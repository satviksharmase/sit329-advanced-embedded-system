==> flow/design.v <==
	module buzzer (
	input wire clk, 
	output wire buzzer
	);
	reg [31:0] cnt;
	reg clk_enabler = 0;
initial begin
cnt <= 32'h00000000;
end
always @(posedge clk) 
  begin
    cnt <= cnt + 1;
  end
assign buzzer = cnt[14];
endmodule
Tool chain data of buzzer:

The steps from the RTL of buzzer to its reports follow in flow order.
Lines are those of the file above, counted from 1.
Cell names lack the library's common part.
Not given: --

* top module: buzzer
* clock: clk
* cell library: sky130hd
* timing corner: tt_025C_1v80

Elaborated design:

Yosys after proc, flatten, opt, wreduce and memory -nomap, before mapping. Enables and synchronous resets that opt folds into registers are not counted as muxes. Memory bits, and registers merged into a memory's read port (data or address), are not among the register bits. Print and check cells are not counted. Equal cells are merged and count once.

* bits in registers: 32

* $add $sub $neg: 1

Operator list (count)
* 32-bit by 1-bit adder with 32-bit output with constant B: 1

Logic depth:

Longest topological path by Yosys (ltp), each cell counted once; first at word level (registers and memories cut), then after technology mapping (sequential cells cut; the memories' decode and read muxes count).

* word-level depth: 1
* ABC_AREA: 1
* gate-level depth with buffers: 6
* depth with buffers taken out: 6

Mapped cells and area:

Source: synth_stat.txt of the flow (Yosys; design flattened, memories mapped). It holds for the ABC_AREA given above (unset counts as 0); a run with the other value may have another netlist.
Totals and module areas in this step are rounded.

Cells by type (count)
* dfxtp_1: 15
* nand2_1: 19
* nor2_4: 4
* nand2_2: 6
* xnor2_2: 2
* nand4_1: 5
* inv_1: 8
* xor2_1: 3
* nand3_1: 5
* nand3_2: 2
* xnor2_1: 2
* nor2_1: 4
* ha_1: 1
* nand3b_1: 1
* nor2_2: 1
* inv_2: 1

* cells in the netlist: 79
* mapped area: 681.9 um^2
* flip-flop cells: 15
* buffers: 0

Worst setup path after synthesis:

Source: OpenSTA report_checks on the synthesized netlist (no wires, ideal clock, input and output delay 20% of the period each), path of least setup slack; recovery checks are left aside. Register names are those of the netlist, which keeps one name where synthesis merged equal registers.

* path kind: register to register
* start: register cnt[0]
* end: register cnt[14]
* clock period: 1.68 ns
* setup time: 0.113 ns
* arrival: 0.964 ns
* required time: 1.567 ns
* setup slack: 0.603 ns
* delay of the path: 1.077 ns
* stages: 7
* synthesis period reached: 1.077 ns

"delay of the path" is the arrival time less input delay plus setup time.
"stages" counts driving pins, that of a launching flip-flop among them; a cell with two outputs on the path counts twice.
"synthesis period reached" is the clock period less the worst setup slack; recovery checks do not enter. This is arithmetic on one report: input and output delays are still those of the set period (20% each).
The rows between start and end are the longest chain of elaborated cells between them; the timing report does not say that the signal goes this way. Where chains are equally long, one stands for them.
A line is the first line of the expression or statement that the cell stems from. Yosys adds cells for indexed reads and writes and turns some case tables into memories.

* cell sequence: dfxtp_1 -> ha_1 -> nand3_2 -> nor2_2 -> nand3_1 -> nand2_1 -> nand2_1
* length of the longest elaborated chain: 1

Ends and longest elaborated chain, post-synthesis
* start: declaration: line 5 `reg [31:0] cnt;`
* start: assignment: line 12 `cnt <= cnt + 1;`
* 32-bit by 1-bit adder with 32-bit output: line 12
* end: assignment: line 12
* end: declaration: line 5

Path in the finished layout:

Path of least setup slack in the final report of entry A (OpenROAD, finished layout, wires in). Where an end is a register, its clock arrival counts in the times.

* path kind: register to register
* start: register cnt[0]
* end: register cnt[14]
* clock period: 0.978 ns
* setup time: 0.09 ns
* arrival: 1.20 ns
* required time: 1.17 ns
* setup slack: -0.03 ns
* stages: 7

The rows between start and end are the longest chain of elaborated cells between them; the timing report does not say that the signal goes this way. Where chains are equally long, one stands for them.

* cell sequence: dfxtp_4 -> ha_4 -> nand3_4 -> nor2_4 -> nand3_2 -> nand2_1 -> nand2_1
* length of the longest elaborated chain: 1

Ends and longest elaborated chain, post-layout
* start: declaration: line 5 `reg [31:0] cnt;`
* start: assignment: line 12 `cnt <= cnt + 1;`
* 32-bit by 1-bit adder with 32-bit output: line 12
* end: assignment: line 12
* end: declaration: line 5

## Implementation results

Settings and measured results of 2 stored flow runs for module buzzer (sky130hd), not sorted in any way. The constraints put input and output delay at 20% of the set period each and load the outputs with 0.01 pF.
"period achieved": clock period set for the run, less the worst setup slack. It is reckoned from that one timing run; input and output delays stay at 20% of the period that was set.
"time of the worst setup path" means the part of the period allowed to the worst setup path (the constraints hold back 20% at inputs and 20% at outputs) less its slack; where the path has registers, the arrival times of their clocks count too.
By "total power after layout" is meant OpenSTA's value without simulated activity: inputs other than the clock are taken to toggle once in ten clock periods, and the tool carries that through the logic.
The results are shown rounded.

### Entry A

==> flow/run.sh <==
#!/bin/bash
# the make line also repeats the synthesis and layout settings of config.mk as NAME=value (left out here)
make -C /OpenROAD-flow-scripts/flow DESIGN_CONFIG=/design/flow/config.mk WORK_HOME=/design/flow/orfs CLKGATE_MAP_FILE= finish
==> flow/config.mk <==
export PLATFORM = sky130hd
export DESIGN_NAME = buzzer
export DESIGN_NICKNAME = buzzer
export VERILOG_FILES = /design/flow/design.v
export SDC_FILE = /design/flow/constraint.sdc
export NUM_CORES = 4
export LEC_CHECK = 0
export ABC_AREA = 1
export CAP_MARGIN = 20
export CORE_MARGIN = 2
export CORE_UTILIZATION = 42
export CTS_CLUSTER_SIZE = 70
export GPL_ROUTABILITY_DRIVEN = 0
export MAX_ROUTING_LAYER = met5
export MIN_ROUTING_LAYER = met2
export PLACE_DENSITY_LB_ADDON = 0.29
export SLEW_MARGIN = 20
==> flow/constraint.sdc <==
create_clock -name core_clock -period 0.978 [get_ports {clk}]
set_input_delay 0.1956 -clock core_clock [delete_from_list [all_inputs] [get_ports {clk}]]
set_output_delay 0.1956 -clock core_clock [all_outputs]
set_load 0.01 [all_outputs]

Results of entry A:
- Area of the standard cells in the finished layout: 882.1 um^2
- Period achieved: 1.003 ns
- Die outline area: 1962 um^2
- Final utilization: 58.6%
- Summed negative setup slack: -0.094 ns
- Mapped cell area after synthesis: 681.9 um^2
- Time of the worst setup path: 1.00 ns
- Critical path kind: register to register
- Setup slack of the worst path: -0.025 ns
- Total power after layout: 0.0009641 W
- Final worst hold slack: 0.445 ns

### Entry B

==> flow/run.sh <==
#!/bin/bash
# the make line also repeats the synthesis and layout settings of config.mk as NAME=value (left out here)
make -C /OpenROAD-flow-scripts/flow DESIGN_CONFIG=/design/flow/config.mk WORK_HOME=/design/flow/orfs CLKGATE_MAP_FILE= finish
==> flow/config.mk <==
export PLATFORM = sky130hd
export DESIGN_NAME = buzzer
export DESIGN_NICKNAME = buzzer
export VERILOG_FILES = /design/flow/design.v
export SDC_FILE = /design/flow/constraint.sdc
export NUM_CORES = 4
export LEC_CHECK = 0
export CAP_MARGIN = 20
export CELL_PAD_IN_SITES_GLOBAL_PLACEMENT = 0
export CORE_ASPECT_RATIO = 1.55
export CORE_MARGIN = 2
export CORE_UTILIZATION = 49
export CTS_CLUSTER_DIAMETER = 224
export CTS_CLUSTER_SIZE = 69
export PLACE_DENSITY_LB_ADDON = 0.27
export SETUP_SLACK_MARGIN = 0.12
export SLEW_MARGIN = 0
==> flow/constraint.sdc <==
create_clock -name core_clock -period 0.875 [get_ports {clk}]
set_input_delay 0.1750 -clock core_clock [delete_from_list [all_inputs] [get_ports {clk}]]
set_output_delay 0.1750 -clock core_clock [all_outputs]
set_load 0.01 [all_outputs]

Outcome of entry B: not finished: floorplanning ended with error PDN-0185
