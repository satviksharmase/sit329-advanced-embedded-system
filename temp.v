==> flow/design.v <==
`timescale 1ns / 1ps
module temp(
	 input CLK,   
    input EN,
    input RST,
    inout DHT_DATA,
	 output [7:0] HUM_INT,
	 output [7:0] HUM_FLOAT,
    output [7:0] TEMP_INT,
	 output [7:0] TEMP_FLOAT,
	 output [7:0] CRC,
	 output WAITC
    );
	reg DHT_OUT, DIR, WAIT;   
	reg [20:0] COUNTER;  
	reg [4:0] index;
	reg [39:0] INTDATA;  
	assign DHT_DATA = DIR ? DHT_OUT : 1'bZ;  
	assign TEMP_INT[0] = INTDATA[16];  
	assign TEMP_INT[1] = INTDATA[17];
	assign TEMP_INT[2] = INTDATA[18];
	assign TEMP_INT[3] = INTDATA[19];
	assign TEMP_INT[4] = INTDATA[20];
	assign TEMP_INT[5] = INTDATA[21];
	assign TEMP_INT[6] = INTDATA[22];
	assign TEMP_INT[7] = INTDATA[23];
	 reg [3:0] STATE;
	 parameter S0=0, S1=1, S2=2, S3=3, S4=4, S5=5, S6=6, S7=7, S8=8, S9=9, STOP=10;
	always @(posedge CLK)
	begin: FSM
	  if (EN == 1'b1)
	  begin
		 if ( RST == 1'b1)
		 begin			  
			  DHT_OUT <= 1'b0;			  
			  WAIT <= 1'b0;
			  COUNTER <= 20'b0;	
			  DIR <= 1'b1;			    
			  STATE <= S0;
		 end else begin
			 case (STATE)
				 S0:
					 begin
					   DIR <= 1'b1;	
					   DHT_OUT <= 1'b1;
						WAIT <= 1'b1;
						if (COUNTER < 21'b111001111110111100000)							 
						begin
							COUNTER <= COUNTER +1'b1;
						end else begin
							COUNTER <= 20'b0;
							STATE <= S1;
						end
					 end
				 S1:
					 begin
					   DHT_OUT <= 1'b0;	
						WAIT <= 1'b1;
						if (COUNTER < 21'b111001111110111100000)							 
						begin
							COUNTER <= COUNTER +1'b1;
						end else begin
							COUNTER <= 20'b0;
							STATE <= S2;
						end
					 end
				S2:
					begin
						DHT_OUT <= 1'b1;			
						STATE <= S3;
					end
				S3:
					begin	                  					
						if (COUNTER < 21'b000000000000000000111)							 
						begin						  
							COUNTER <= COUNTER +1'b1;
						end else begin
							COUNTER <= 20'b0;
							DIR <= 1'b0;
							DHT_OUT <= 1'b0;
							STATE <= S4;
						end
					end
				S4:
					begin
						if ( DHT_DATA == 0)
						begin
							STATE <= S5;
						end else begin
							STATE <= S4;
						end
					end
				S5:
					begin
						if ( DHT_DATA == 1)
						begin
							STATE <= S6;
							index <= 5'b0;  
						end else begin
							STATE <= S5;
						end
					end
				S6:
					begin
						if ( DHT_DATA == 0)
						begin
							STATE <= S7;
						end 
					end
				S7:
					begin
					  if ( DHT_DATA == 1'b1)
					  begin
							STATE <= S8;
						end							
					end
				S8:
				   begin
						if (  DHT_DATA == 0 )  
						begin
									if ( COUNTER > 2500) 
									begin
									   INTDATA[index] <= 1'b1;
									   COUNTER <= 20'b0; 
									end else begin
										INTDATA[index] <= 1'b0;
									   COUNTER <= 20'b0;
									end
									STATE <= S9;
						end else begin
									COUNTER <= COUNTER + 1'b1;
						end
					 end
				 S9:
					begin
						if (index < 40 )
						begin
							index <= index+1'b1;
							STATE <= S6;
						end else begin
							WAIT <= 1'b0;							
							index <= 5'b0;
							COUNTER <= 20'b0;
							STATE <= STOP;
						end						
					end	
				 STOP:
					begin
						STATE <= STOP;
					end
			 endcase
		end
	end
  end
endmodule
# Step by step through the tools: temp
# The steps from the RTL of temp to its reports follow in flow order.
# Lines are those of the file above, counted from 1.
# A cell with - has no value.
# design
design	temp
clock	CLK
lib	sky130hd
lib_corner	tt_025C_1v80

# Word-level counts
# Counts by Yosys on the flattened word-level netlist (proc, flatten, opt, wreduce; memories kept). Register bits leave out memories and registers merged into their read ports (data or address). Print and check cells are left out. Cells with the same type and inputs are merged into one.
# word_totals
out_inout_bits	42
clocked_rd_ports_x_width	0
latchBits	0
inputBits	3
mem_bits_rw	0
word_cells	76
register_bits	72
mem_count	0
rom_bits	0
# op_classes
n_reduce_logical	14
shift	2
bitwise	6
n_mux	23
n_addsub	3
equal	18
n_div	0
compare	4
n_mul	0
# ops
operator	n
case mux 21 bit (select 4 bit)	1
2-to-1 mux 21 bit	4
variable shift 1 x 6 -> 40 bit (first input constant)	2
bitwise OR 40 bit	2
case mux 4 bit (select 11 bit)	1
bitwise AND 40 bit	1
NOT 40 bit	1
2-to-1 mux 40 bit	1
2-to-1 mux 4 bit	7
adder 21 x 1 -> 21 bit (second input constant)	1
> comparator 21 x 12 -> 1 bit (second input constant)	1
< comparator 21 bit (second input constant)	1
< comparator 21 x 3 -> 1 bit (second input constant)	1
!= test 3 bit (second input constant)	7
== test 4 x 3 -> 1 bit (second input constant)	4
nonzero test 12 bit	1
== test 4 bit (second input constant)	3
case mux 5 bit (select 2 bit)	1
2-to-1 mux 5 bit	2
AND reduction 3 bit	3
== test 4 x 2 -> 1 bit (second input constant)	2
AND reduction 4 bit	2
AND reduction 8 bit	1
< comparator 5 x 6 -> 1 bit (second input constant)	1
negation 5 -> 6 bit	1
nonzero test 6 bit	1
adder 5 x 1 -> 5 bit (second input constant)	1
OR reduction 2 bit	2
# Other operator kinds: 11; their cells: 14.

# Depth
# Depth = most cells in a row (Yosys ltp): at word level without a register or memory, in the mapped netlist without a sequential cell, where the memories' decode and read muxes count.
# depth
depth_word	6
abc_area	0
depth_mapped	6
ltp_nobuf	6

# Synthesis result
# Source: synth_stat.txt of the flow (Yosys; design flattened, memories mapped). It holds for the ABC_AREA given above (unset counts as 0); a run with the other value may have another netlist.
# mapped
yosys_area_um2	2766.4
ff_cells	45
cells	283
buffers	47
seqArea_um2	1251.2
# types
cell_type	n	area_total_um2
sky130_fd_sc_hd__edfxtp_1	35	1.05E+03
sky130_fd_sc_hd__buf_4	34	255.245
sky130_fd_sc_hd__dfxtp_1	10	200.192
sky130_fd_sc_hd__xnor2_1	13	113.859
sky130_fd_sc_hd__nor3_1	22	110.106
sky130_fd_sc_hd__nor2_1	19	71.318
sky130_fd_sc_hd__nand2_1	17	63.811
sky130_fd_sc_hd__ha_1	5	62.56
sky130_fd_sc_hd__a211oi_1	7	52.55
sky130_fd_sc_hd__nor3b_1	7	52.55
sky130_fd_sc_hd__o21ai_0	10	50.048
sky130_fd_sc_hd__or3_1	8	50.048
sky130_fd_sc_hd__a21oi_1	9	45.043
sky130_fd_sc_hd__nand3_1	9	45.043
sky130_fd_sc_hd__nor4_1	7	43.792
sky130_fd_sc_hd__inv_1	10	37.536
sky130_fd_sc_hd__o31ai_1	5	37.536
sky130_fd_sc_hd__buf_6	3	33.782
# Not listed: further types 31, cells in them 53.

# Worst setup path after synthesis
# Source: OpenSTA report_checks on the synthesized netlist (no wires, ideal clock, input and output delay 20% of the period each), path of least setup slack; recovery checks are left aside. Register names are those of the netlist, which keeps one name where synthesis merged equal registers.
# synth_path
path_type	in2reg
startpoint	input port RST
endpoint	register COUNTER[0]
setup_time_ps	406
path_buffers	1
required_ps	1884
launch_ps	458
stages	3
in_delay_ps	458
path_delay_ps	1863
clock_period_ps	2290
arrival_time_ps	1915
setup_slack_ps	-31
period_less_setup_slack_ps	2321
# "path_delay_ps" = arrival - input delay + setup time.
# "stages": output pins that drive a net of the path, with the launching flip-flop's if there is one; two outputs of one cell count as two.
# "period_less_setup_slack_ps" = period - worst setup slack (recovery checks aside). The figure is calculated, with input and output delays left at 20% of the set period.
# The rows between start and end are the longest chain of elaborated cells between them; the timing report does not say that the signal goes this way. Where chains are equally long, one stands for them.
# Each line given opens the expression or statement behind the cell; cells for indexed reads and writes are added by Yosys, which also makes memories of some case tables.
# At most two assigning lines are given for a register; there are more.
# synth_via
cell_sequence	sky130_fd_sc_hd__clkbuf_1 -> sky130_fd_sc_hd__inv_1 -> sky130_fd_sc_hd__a21oi_1
elab_chain_cells	2
cone_cells	3
cone_lines	0
classes_between	eq/ne: 1; reduce/logical: 2
# synth_rtl
element	line_no	text
start, declared	5	input RST,
nonzero test 6 bit	-
AND reduction 3 bit	-
end, assigned	49	COUNTER <= COUNTER +1'b1;
end, assigned	61	COUNTER <= COUNTER +1'b1;
end, declared	15	reg [20:0] COUNTER;

# Path in the finished layout
# From the final timing report of entry A: the path of least setup slack in the routed layout; clock arrival at registers is part of the times.
# The path's times are printed in steps of 10 ps; the period is the one set.
# layout_path
path_type	in2reg
startpoint	input port EN
endpoint	register (no name shown)
clock_period_ps	3630
stages	5
arrival_time_ps	2460
path_buffers	1
required_ps	3620
setup_slack_ps	1160
in_delay_ps	730
launch_ps	730
setup_time_ps	310
# layout_via
cell_sequence	sky130_fd_sc_hd__clkdlybuf4s50_1 -> sky130_fd_sc_hd__inv_1 -> sky130_fd_sc_hd__nor2_1 -> sky130_fd_sc_hd__nand3b_1 -> sky130_fd_sc_hd__nor4_1
# layout_rtl
element	line_no	text
start, declared	4	input EN,
# Chain of elaborated cells between the ends: none given.

# Measured data: module temp, platform sky130hd, 2 stored runs of the flow under differing settings, order arbitrary. Input and output delays are each 20% of the period that was set; the output load is 0.01 pF.
# By "achieved_period_ps" is meant the clock period of the run minus its worst setup slack. This is arithmetic on one report: input and output delays are still those of the set period (20% each).
# "worst_path_time_ps" = time allowed to the worst setup path (clock period - input delay - output delay, where it has them) - its slack; a late launch clock adds to it, a late capture clock takes from it.
# By "power_total_uw" is meant OpenSTA's value without simulated activity: inputs other than the clock are taken to toggle once in ten clock periods, and the tool carries that through the logic.
# "worst_path_time_ps" is known to 10 ps.
# Among the settings, n/a means not set for that run.
item,entry A,entry B
period_ns,3.63,4.2
CAP_MARGIN,20,20
CORE_MARGIN,2,2
CORE_UTILIZATION,40,45
SLEW_MARGIN,20,20
SETUP_SLACK_MARGIN,n/a,0.84
PLACE_DENSITY_LB_ADDON,n/a,0.12
CELL_PAD_IN_SITES_DETAIL_PLACEMENT,n/a,2
TNS_END_PERCENT,n/a,90
CTS_CLUSTER_DIAMETER,n/a,204
ys_area_um2,2766.4,2766.4
finish.utilization_pct,42.6,48.4
power_total_uw,1044,900.1
worst_setup_slack_ps,1157,1382
achieved_period_ps,2473,2818
total_die_area_um2,7596.9,6790.6
worst_path_time_ps,1750,1980
worst_setup_path_type,in2reg,in2reg
hold_ws_ps,489,504
